==> flow/design.v <==
module dcol_reader(	full,
					empty,
					addrin,
					clk,
					readin,
					addrout,
					reset,
					resetpe,
					write_q,
					sel);
input 			full;
input			empty;
input 	[14:0]	addrin;
input			clk;
input 			reset;
input 			sel;
output 			readin;
output 	[18:0]	addrout;
output 			resetpe;
output 			write_q;
wire 			sel;
wire 			full;
wire 			empty;
wire 	[14:0] 	addrin;
wire 			reset;
reg 			write_q;
reg 			resetpe;
reg 			readin;
reg 	[18:0]	addrout;
reg 	[14:0] 	mem[7:0];
reg 	[2:0]	pointer;
reg 	[1:0] 	state_dcol;
reg    	[1:0]		wait_two_clk;
parameter IDLE=2'b00;
parameter READ=2'b01;
parameter WAIT=2'b11;
parameter DATA=2'b10;
always@(posedge clk)
	begin
		if(reset==1'b1) 
			begin
				state_dcol<=IDLE;
				resetpe<=1'b1;
				readin<=1'b0;
				wait_two_clk=2'b00;
			end
		else
			begin
				resetpe<=1'b0;
				case(state_dcol)
					IDLE : 	begin
								addrout<=19'bzzzzzzzzzzzzzzzzzzz;
								pointer<=3'b111;
								write_q<=1'b0;
								readin<=1'b0;
								if(empty) 
									begin
										resetpe<=1'b1;
									end	
								if(full) 
									begin
										state_dcol<=READ;
										readin<=1'b1;
									end
							end
					READ :	begin
								if(readin)
									begin
										pointer<=pointer+3'b001;
										mem[pointer]=addrin;
									end
								if(pointer==3'b111) 
									begin
										if(mem[0][0]|mem[1][0]|mem[2][0]|mem[3][0]|mem[4][0]|mem[5][0]|mem[6][0]|mem[7][0]) 
											begin
												write_q<=1'b1;
												state_dcol<=WAIT;
												addrout<=19'bzzzzzzzzzzzzzzzzzzz;
												readin<=1'b0;
												pointer<=3'b000;
											end
									end	
								if(empty) 
									begin
										resetpe<=1'b1;
										state_dcol<=IDLE;
									end	
							end
					WAIT :	begin
								if(sel) 
									begin
										state_dcol<=DATA;
										addrout[18:8]<=mem[0][14:4];
										addrout[0]<=mem[0][0];
										addrout[1]<=mem[1][0];
										addrout[2]<=mem[2][0];
										addrout[3]<=mem[3][0];
										addrout[4]<=mem[4][0];
										addrout[5]<=mem[5][0];
										addrout[6]<=mem[6][0];
										addrout[7]<=mem[7][0];
									end
							end				
					DATA :	begin
								state_dcol<=READ;
								write_q<=1'b0;
								readin<=1'b1;
								mem[0]<=15'b0;
								mem[1]<=15'b0;
								mem[2]<=15'b0;
								mem[3]<=15'b0;
								mem[4]<=15'b0;
								mem[5]<=15'b0;
								mem[6]<=15'b0;
								mem[7]<=15'b0;
								addrout<=19'bzzzzzzzzzzzzzzzzzzz;
								if(empty) 
									begin
										resetpe<=1'b1;
										state_dcol<=IDLE;
									end
							end
				endcase
			end
	end
endmodule
# Reports on dcol_reader
# The steps from the RTL of dcol_reader to its reports follow in flow order.
# Lines are those of the file above, counted from 1.
# A cell with n/a has no value.
# design
design,dcol_reader
clk_port,clk
lib,sky130hd
pvt_corner,tt_025C_1v80

# Elaborated design
# Source: Yosys, flattened and elaborated. Widths are those after wreduce. Registers that Yosys merges into a memory's read port (data or address) are not register bits. Print and check cells do not count.
# word_totals
reg_bits,49
latchBits,0
ram_bits,0
romBits,0
clocked_rd_ports_x_width,0
n_memories,0
out_inout_bits,22
elab_cells,158
# classes
add_sub_neg,1
n_mul,0
n_div,0
cmp,0
n_eq,18
n_shift,0
muxes,82
logic,9
reduce_logical,25
# op_table
operator,n
parallel mux 15 bit (select 2 bit),2
OR reduction 7 bit,8
two-way mux 15 bit,3
two-way mux 1 bit,39
parallel mux 11 bit (select 3 bit),1
two-way mux 11 bit,3
parallel mux 1 bit (select 2 bit),15
parallel mux 1 bit (select 3 bit),9
== test 3 bit (second input constant),4
inequality test 3 bit (second input constant),4
AND reduction 5 bit,2
two-way mux 2 bit,5
two-way mux 3 bit,3
inequality test 2 bit (second input constant),4
AND reduction 4 bit,2
parallel mux 2 bit (select 4 bit),1
bitwise OR 1 bit,7
== test 3 x 2 -> 1 bit (second input constant),2
nonzero test 3 bit,2
parallel mux 3 bit (select 2 bit),1
== test 2 bit (second input constant),2
AND reduction 2 bit,2
nonzero test 2 bit,2
OR reduction 2 bit,2
nonzero test 4 bit,1
adder 3 x 1 -> 3 bit (second input constant),1
== test 3 x 1 -> 1 bit (second input constant),1
logical NOT 3 bit,1
# Not listed: further kinds 5, cells in them 6.

# Longest topological paths
# Depth = most cells in a row (Yosys ltp): at word level without a register or memory, in the mapped netlist without a sequential cell, where the memories' decode and read muxes count.
# logic_depth
word_depth,17
ABC_AREA,0
mapped_depth,10
mapped_depth_nobuf,9

# After synthesis
# Yosys stat after the flow's synthesis: flattened, memories mapped to cells. It holds for the ABC_AREA given above (unset counts as 0); a run with the other value may have another netlist.
# Totals and module areas in this step are rounded.
# mapped
stdcells,169
yosys_area_mm2,0.00214
seq_area_mm2,0.00138
ff_cells,48
buffers,7
# types
cell_type,n
sky130_fd_sc_hd__edfxtp_1,42
sky130_fd_sc_hd__dfxtp_1,6
sky130_fd_sc_hd__ha_1,6
sky130_fd_sc_hd__mux2i_1,7
sky130_fd_sc_hd__and2_1,11
sky130_fd_sc_hd__nor2_1,17
sky130_fd_sc_hd__nand2_1,16
sky130_fd_sc_hd__a21oi_1,10
sky130_fd_sc_hd__o21ai_0,10
sky130_fd_sc_hd__nor3b_2,3
sky130_fd_sc_hd__o41a_4,1
sky130_fd_sc_hd__a211oi_4,1
sky130_fd_sc_hd__nor3_1,4
sky130_fd_sc_hd__clkbuf_1,5
sky130_fd_sc_hd__inv_1,5
sky130_fd_sc_hd__nand3_1,3
sky130_fd_sc_hd__nor2b_4,1
sky130_fd_sc_hd__nand2b_1,2
# Other cell types: 19; their cells: 19.

# Worst setup path after synthesis
# Path of least setup slack by OpenSTA after synthesis, without wires, with an ideal clock, recovery checks aside; 20% of the period is set as input and as output delay. Where synthesis merged equal registers, the netlist keeps one of their names.
# synth_timing
path_type,input to register
start,input addrin[0]
end,register addrout[0]
clock_period_ns,5.7
input_delay_ns,1.140
setup_ns,0.419
t_first_pin_ns,1.140
t_arrival_ns,3.296
t_required_ns,5.281
setup_slack_ns,1.985
path_delay_ns,2.575
path_stages,6
path_buffers,1
synth_period_reached_ns,3.715
# "path_delay_ns" = arrival - input delay + setup time.
# "path_stages" counts driving pins, that of a launching flip-flop among them; a cell with two outputs on the path counts twice.
# "synth_period_reached_ns" = period - worst setup slack (recovery checks aside). The figure is calculated, with input and output delays left at 20% of the set period.
# The rows between start and end are the longest chain of elaborated cells between them; the timing report does not say that the signal goes this way. Where chains are equally long, one stands for them.
# Each line given opens the expression or statement behind the cell; cells for indexed reads and writes are added by Yosys, which also makes memories of some case tables.
# A register here has more assigning lines than the two given.
# The path ends at the enable pin of a flip-flop; only ways to that pin are counted.
# synth_via
path_cell_list,sky130_fd_sc_hd__clkbuf_1 > sky130_fd_sc_hd__a21oi_1 > sky130_fd_sc_hd__a22oi_1 > sky130_fd_sc_hd__o41a_4 > sky130_fd_sc_hd__nor2b_4 > sky130_fd_sc_hd__nor3_1
elab_chain_cells,13
# synth_lines
element,line_no,text
start: declaration,13,input [14:0] addrin;
parallel mux 15 bit (select 2 bit),70,mem[pointer]=addrin;
two-way mux 15 bit,67,if(readin)
two-way mux 15 bit,50,case(state_dcol)
two-way mux 15 bit,40,if(reset==1'b1)
bitwise OR 1 bit x7,74,if(mem[0][0]|mem[1][0]|mem[2][0]|mem[3][0]|mem[4][0]|mem[5][0]|mem[6][0]|mem[7][0])
inequality test 2 bit,n/a,
AND reduction 5 bit,n/a,
end: assignment,78,addrout<=19'bzzzzzzzzzzzzzzzzzzz;
end: assignment,94,addrout[0]<=mem[0][0];
end: declaration,18,output [18:0] addrout;

# Path in the finished layout
# Path of least setup slack in the final report of stored run 1 (OpenROAD, finished layout, wires in). Where an end is a register, its clock arrival counts in the times.
# layout_timing
path_type,input to register
start,input addrin[0]
end,register addrout[9]
clock_period_ns,7.31
input_delay_ns,1.46
setup_ns,0.29
t_first_pin_ns,1.46
t_arrival_ns,4.04
t_required_ns,7.30
setup_slack_ns,3.26
path_stages,8
path_buffers,3
# The rows between start and end are the longest chain of elaborated cells between them; the timing report does not say that the signal goes this way. Where chains are equally long, one stands for them.
# A register here has more assigning lines than the two given.
# The path ends at the enable pin of a flip-flop; only ways to that pin are counted.
# layout_via
path_cell_list,sky130_fd_sc_hd__clkdlybuf4s50_1 > sky130_fd_sc_hd__clkbuf_1 > sky130_fd_sc_hd__mux2i_1 > sky130_fd_sc_hd__o311ai_1 > sky130_fd_sc_hd__o41a_4 > sky130_fd_sc_hd__nor2b_4 > sky130_fd_sc_hd__nor3_2 > sky130_fd_sc_hd__buf_4
elab_chain_cells,13
# layout_lines
element,line_no,text
start: declaration,13,input [14:0] addrin;
parallel mux 15 bit (select 2 bit),70,mem[pointer]=addrin;
two-way mux 15 bit,67,if(readin)
two-way mux 15 bit,50,case(state_dcol)
two-way mux 15 bit,40,if(reset==1'b1)
bitwise OR 1 bit x7,74,if(mem[0][0]|mem[1][0]|mem[2][0]|mem[3][0]|mem[4][0]|mem[5][0]|mem[6][0]|mem[7][0])
inequality test 2 bit,n/a,
AND reduction 5 bit,n/a,
end: assignment,78,addrout<=19'bzzzzzzzzzzzzzzzzzzz;
end: assignment,93,addrout[18:8]<=mem[0][14:4];
end: declaration,18,output [18:0] addrout;

Appendix: measured runs

Flow measurements of dcol_reader on sky130hd: 2 stored runs with different settings, listed in no order. Input and output delays are each 20% of the period that was set; the output load is 0.01 pF.
"achieved_clock_period_ns" is the run's clock period less its worst setup slack. It is reckoned from that one timing run; input and output delays stay at 20% of the period that was set.
"worst_path_time_ns" means the part of the period allowed to the worst setup path (the constraints hold back 20% at inputs and 20% at outputs) less its slack; where the path has registers, the arrival times of their clocks count too.
"power_mw" is the tool's figure for a default switching activity; nothing was simulated.
Measured values are rounded.

Stored run 1, flow files:
==> flow/run.sh <==
#!/bin/bash
# the make line also repeats the synthesis and layout settings of config.mk as NAME=value (left out here)
make -C /OpenROAD-flow-scripts/flow DESIGN_CONFIG=/design/flow/config.mk WORK_HOME=/design/flow/orfs CLKGATE_MAP_FILE= finish
==> flow/config.mk <==
export PLATFORM = sky130hd
export DESIGN_NAME = dcol_reader
export DESIGN_NICKNAME = dcol_reader
export VERILOG_FILES = /design/flow/design.v
export SDC_FILE = /design/flow/constraint.sdc
export NUM_CORES = 4
export LEC_CHECK = 0
export ABC_AREA = 0
export CAP_MARGIN = 40
export CORE_ASPECT_RATIO = 0.73
export CORE_MARGIN = 2
export CORE_UTILIZATION = 69
export CTS_CLUSTER_DIAMETER = 288
export GPL_TIMING_DRIVEN = 0
export PLACE_DENSITY_LB_ADDON = 0.13
export SETUP_SLACK_MARGIN = 1.74
export SLEW_MARGIN = 20
export TNS_END_PERCENT = 75
==> flow/constraint.sdc <==
create_clock -name core_clock -period 7.31 [get_ports {clk}]
set_input_delay 1.4620 -clock core_clock [delete_from_list [all_inputs] [get_ports {clk}]]
set_output_delay 1.4620 -clock core_clock [all_outputs]
set_load 0.01 [all_outputs]

==> results of stored run 1, as CSV <==
result,value
ys_area_mm2,0.00214
final_die_area_mm2,0.00358
finish.stdcell_area_mm2,0.00267
finish.utilization_pct,88.9
timing.setup.ws_ns,3.26
tns_ns,0.000
timing.hold.ws_ns,0.424
power_mw,0.543
achieved_clock_period_ns,4.047
worst_path_time_ns,2.58
worstPathKind,"input to register"

Stored run 2, flow files:
==> flow/run.sh <==
#!/bin/bash
# the make line also repeats the synthesis and layout settings of config.mk as NAME=value (left out here)
make -C /OpenROAD-flow-scripts/flow DESIGN_CONFIG=/design/flow/config.mk WORK_HOME=/design/flow/orfs CLKGATE_MAP_FILE= finish
==> flow/config.mk <==
export PLATFORM = sky130hd
export DESIGN_NAME = dcol_reader
export DESIGN_NICKNAME = dcol_reader
export VERILOG_FILES = /design/flow/design.v
export SDC_FILE = /design/flow/constraint.sdc
export NUM_CORES = 4
export LEC_CHECK = 0
export CAP_MARGIN = 25
export CORE_MARGIN = 8
export CORE_UTILIZATION = 48
export CTS_CLUSTER_DIAMETER = 355
export GPL_ROUTABILITY_DRIVEN = 1
export PLACE_DENSITY = 0.53
export SETUP_SLACK_MARGIN = -0.31
export SLEW_MARGIN = 20
==> flow/constraint.sdc <==
create_clock -name core_clock -period 5.72 [get_ports {clk}]
set_input_delay 1.1440 -clock core_clock [delete_from_list [all_inputs] [get_ports {clk}]]
set_output_delay 1.1440 -clock core_clock [all_outputs]
set_load 0.01 [all_outputs]

==> results of stored run 2, as CSV <==
result,value
ys_area_mm2,0.00214
final_die_area_mm2,0.00686
finish.stdcell_area_mm2,0.00266
finish.utilization_pct,61.5
timing.setup.ws_ns,2.60
tns_ns,0.000
timing.hold.ws_ns,0.424
power_mw,0.687
achieved_clock_period_ns,3.117
worst_path_time_ns,1.97
worstPathKind,"input to register"
